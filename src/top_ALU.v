==> flow/design.v <==
module ALU
  #(
    parameter N_BITS = 8,
    parameter N_LEDS  = 8
    )
   (
    output reg [N_LEDS - 1 : 0] o_res,
    input wire  [N_BITS - 1 : 0] i_A,
    input wire  [N_BITS - 1 : 0] i_B,
    input wire  [N_BITS  - 1 : 0] i_Op
    );
    localparam ADD  = 6'b100000;
    localparam SUB  = 6'b100010;
    localparam AND  = 6'b100100;
    localparam OR   = 6'b100101;
    localparam XOR  = 6'b100110;
    localparam SRA  = 6'b000011;
    localparam SRL  = 6'b000010;
    localparam NOR  = 6'b100111;
    always @(*) begin
        case(i_Op) 
        ADD: 
            o_res = (i_A + i_B);
        SUB: 
            o_res = (i_A - i_B);
        AND: 
            o_res = (i_A & i_B);
        OR: 
            o_res = (i_A | i_B); 
        XOR: 
            o_res = (i_A ^ i_B);
        SRA:  
            o_res = (i_A >>> i_B);
        SRL:  
            o_res = (i_A >> i_B);
        NOR: 
            o_res = ~(i_A | i_B);
        default:
            o_res = 0;
        endcase                 
    end
endmodule
module top_ALU
  #(
    parameter N_BITS = 8,
    parameter N_LEDS = 8,
    parameter N_B   = 3 
    )
   (
    output wire [N_BITS - 1 : 0]  o_led ,
    input wire  [N_BITS  - 1 : 0] i_SWs ,
    input wire  [N_B - 1 : 0]     i_buttons ,
    input wire                    reset ,
    input wire                    clock
    );
    reg [N_BITS - 1 : 0] reg_A;
    reg [N_BITS - 1 : 0] reg_B;
    reg [N_BITS - 1 : 0] reg_OP;
    always @(posedge clock) begin
        if(reset)
            begin
                reg_A  <= 0;
                reg_B  <= 0;
                reg_OP <= 0;
            end
        else
            begin
                case(i_buttons) 
                3'b100:
                    reg_A <= i_SWs;
                3'b010:
                    reg_B <= i_SWs;
                3'b001:
                    reg_OP <= i_SWs;
                endcase
            end        
    end
ALU #(
    .N_BITS(N_BITS),
    .N_LEDS(N_LEDS)
    )  ALU(
        .o_res(o_led), 
        .i_A (reg_A), 
        .i_B (reg_B), 
        .i_Op(reg_OP)
);
endmodule  
======== Tool chain data of top_ALU ========
Tool output for the design above, in the order of the flow.
Line numbers count from 1 in the design file above.
Operators carry their Yosys type and port widths (W data, S select, Z words).
Cell names lack the library's common part.
A cell with - has no value.
design
  design top .............................. top_ALU
  clock input ............................. clock
  cell library ............................ sky130hd
  corner .................................. tt_025C_1v80

======== After elaboration ========
Yosys after proc, flatten, opt, wreduce and memory -nomap, before mapping. Enables and synchronous resets that opt folds into registers are not counted as muxes. Memory bits, and registers merged into a memory's read port (data or address), are not among the register bits. Print and check cells are not counted. Equal cells are merged and count once.
cells by class
  muxes and demuxes ....................... 1
  shift operators ......................... 2
  $add $sub $neg .......................... 2
  bitwise operators ....................... 4
  eq/ne operators ......................... 11
operator list
  operator              count
  $pmux W8 S8           1
  $eq A8 B6 Y1 const B  6
  $eq A8 B2 Y1 const B  2
  $add A8 B8 Y8         1
  $sub A8 B8 Y8         1
  $and A8 B8 Y8         1
  $or A8 B8 Y8          1
  $xor A8 B8 Y8         1
  $shr A8 B8 Y8         1
  $sshr A8 B8 Y8        1
  $not A8 Y8            1
  $eq A3 B1 Y1 const B  1
  $eq A3 B2 Y1 const B  1
  $eq A3 B3 Y1 const B  1
word-level totals
  register bits ........................... 24
  elaborated cells ........................ 23
  bits of input ports ..................... 13

======== Depth ========
Depth = most cells in a row (Yosys ltp): at word level without a register or memory, in the mapped netlist without a sequential cell, where the memories' decode and read muxes count.
depth
  word-level depth ........................ 3
  ABC_AREA ................................ 0
  gate-level depth with buffers ........... 11
  depth with buffers taken out ............ 10

======== After synthesis ========
Source: synth_stat.txt of the flow (Yosys; design flattened, memories mapped). It holds for the ABC_AREA given above (unset counts as 0); a run with the other value may have another netlist.
The area totals of this step are shown rounded.
synthesis totals
  sequential part of the area ............. 480.5 µm²
  flip-flop cells ......................... 24
  mapped area ............................. 2,175 µm²
  buffers ................................. 13
  standard cells after synthesis .......... 280
cells by type
  type      count  total area (µm²)
  dfxtp_1   24     480.461
  ha_1      24     300.288
  nor2_1    55     206.448
  mux2i_1   17     170.163
  a21oi_1   24     120.115
  xnor2_1   13     113.859
  a211oi_1  9      67.565
  inv_1     17     63.811
  o21ai_0   10     50.048
  nor3b_1   5      37.536
  a31oi_1   5      31.28
  nor2b_1   5      31.28
  clkbuf_1  8      30.029
  nor3_1    6      30.029
  xor2_1    3      26.275
  mux2_2    2      22.522
  nand2_1   6      22.522
  o211ai_1  3      22.522
Not listed: further types 30, cells in them 44.
By module: a second synthesis without flattening, with its own total; a netlist apart from the flattened one above.
unflattened totals
  cells (unflattened synthesis) ........... 278
  area total of the unflattened synthesis .. 2,356 µm²
Rows give one instance, submodules left out.
modules
  module   area (µm²)  cells  instances  sequential area (µm²)
  ALU      1,358       187    1          0.0
  top_ALU  998.5       91     1          480.5

======== Timing after synthesis ========
Source: OpenSTA report_checks on the synthesized netlist (no wires, ideal clock, input and output delay 20% of the period each), path of least setup slack; recovery checks are left aside. Register names are those of the netlist, which keeps one name where synthesis merged equal registers.
timing post-synthesis
  path type ............................... register to output
  start point ............................. register reg_OP[3]
  end point ............................... output port o_led[3]
  path buffers ............................ 1
  time at the first pin ................... 0.000 ns
  output delay ............................ 1.058 ns
  arrival ................................. 2.568 ns
  path slack .............................. 1.664 ns
  delay of the path ....................... 2.568 ns
  stages .................................. 11
  data required time ...................... 4.232 ns
  period .................................. 5.29 ns
  synthesis period reached ................ 3.626 ns
"delay of the path" = arrival - input delay + setup time.
A path that ends at an output port has no setup time.
"stages": output pins that drive a net of the path, with the launching flip-flop's if there is one; two outputs of one cell count as two.
"synthesis period reached" is the clock period less the worst setup slack; recovery checks do not enter. This is arithmetic on one report: input and output delays are still those of the set period (20% each).
The rows between start and end are the longest chain of elaborated cells between them; the timing report does not say that the signal goes this way. Where chains are equally long, one stands for them.
A line is the first line of the expression or statement that the cell stems from. Yosys adds cells for indexed reads and writes and turns some case tables into memories.
on the way, post-synthesis
  path through ............................ dfxtp_1 -> nor4_4 -> and4b_1 -> buf_6 -> mux2i_1 -> ha_1 -> nor2b_1 -> o31a_1 -> a211o_1 -> a211oi_1 -> or3_1
  cells in the longest elaborated chain ... 2
  elaborated cells on any way between the ends .. 9
  those cells by class .................... 8 x eq/ne; 1 x mux
ends and longest elaborated chain, post-synthesis
  item                RTL line  RTL
  start: declaration  58        reg [N_BITS - 1 : 0] reg_OP;
  start: assignment   64        reg_OP <= 0;
  start: assignment   74        reg_OP <= i_SWs;
  $eq A8 B6 Y1        21        case(i_Op)
  $pmux W8 S8         21
  end: declaration    50        output wire [N_BITS - 1 : 0]  o_led ,

======== Timing after layout ========
Path of least setup slack in the final report of flow run B (OpenROAD, finished layout, wires in). Where an end is a register, its clock arrival counts in the times.
timing after layout
  path type ............................... register to output
  start point ............................. register reg_OP[3]
  end point ............................... output port o_led[7]
  data required time ...................... 1.97 ns
  stages .................................. 13
  path buffers ............................ 3
  period .................................. 2.46 ns
  arrival ................................. 2.96 ns
  time at the first pin ................... 0.27 ns
  output delay ............................ 0.49 ns
  path slack .............................. -0.99 ns
The rows between start and end are the longest chain of elaborated cells between them; the timing report does not say that the signal goes this way. Where chains are equally long, one stands for them.
on the way, after layout
  path through ............................ dfxtp_2 -> nor4_4 -> and4b_1 -> buf_6 -> buf_6 -> a31oi_1 -> xnor2_1 -> ha_2 -> or4_4 -> o22ai_2 -> nor4b_2 -> or3b_1 -> buf_2
  cells in the longest elaborated chain ... 2
  elaborated cells on any way between the ends .. 9
  those cells by class .................... 8 x eq/ne; 1 x mux
ends and longest elaborated chain, after layout
  item                RTL line  RTL
  start: declaration  58        reg [N_BITS - 1 : 0] reg_OP;
  start: assignment   64        reg_OP <= 0;
  start: assignment   74        reg_OP <= i_SWs;
  $eq A8 B6 Y1        21        case(i_Op)
  $pmux W8 S8         21
  end: declaration    50        output wire [N_BITS - 1 : 0]  o_led ,

--- measured runs ---
Stored flow runs of top_ALU (2 of them; Yosys, OpenROAD, sky130hd). They differ in their settings and are not a sequence. Constraints: input delay and output delay 20% of the set period each, output load 0.01 pF.
By "worst path time" is meant the share of the clock period that the worst setup path is allowed (20% is reserved at inputs, 20% at outputs), minus its slack. Clock arrival times at its registers enter into it.
By "total power after layout" is meant OpenSTA's value without simulated activity: inputs other than the clock are taken to toggle once in ten clock periods, and the tool carries that through the logic.
The measured numbers are rounded.

---- flow run A ----
settings
  period_ns = 6.46
  CORE_UTILIZATION = 70
  SETUP_SLACK_MARGIN = -0.62
  PLACE_DENSITY = 0.52
  CORE_MARGIN = 5
  CELL_PAD_IN_SITES_GLOBAL_PLACEMENT = 2
  TNS_END_PERCENT = 20
  ABC_AREA = 1
  CTS_CLUSTER_SIZE = 92
  CTS_CLUSTER_DIAMETER = 352
  CAP_MARGIN = 20
  MAX_ROUTING_LAYER = met4
  SLEW_MARGIN = 20
results
  incomplete, placement halted on GPL-0301

---- flow run B ----
settings
  period_ns = 2.46
  CORE_UTILIZATION = 36
  SETUP_SLACK_MARGIN = 0.13
  PLACE_DENSITY_LB_ADDON = 0.05
  CORE_MARGIN = 9
  CELL_PAD_IN_SITES_DETAIL_PLACEMENT = 1
  TNS_END_PERCENT = 85
  CAP_MARGIN = 25
  SLEW_MARGIN = 35
results
  netlist area reported by Yosys .......... 2,175 µm²
  utilization after routing ............... 0.55
  total power after layout ................ 0.00113 W
  worst-case hold slack ................... 0.542 ns
  worst setup slack after layout .......... -0.994 ns
  worst path time ......................... 2.96 ns
  worst setup path kind ................... register to output
  die footprint ........................... 9,162 µm²
  standard-cell area after layout ......... 3,120 µm²
--- end ---
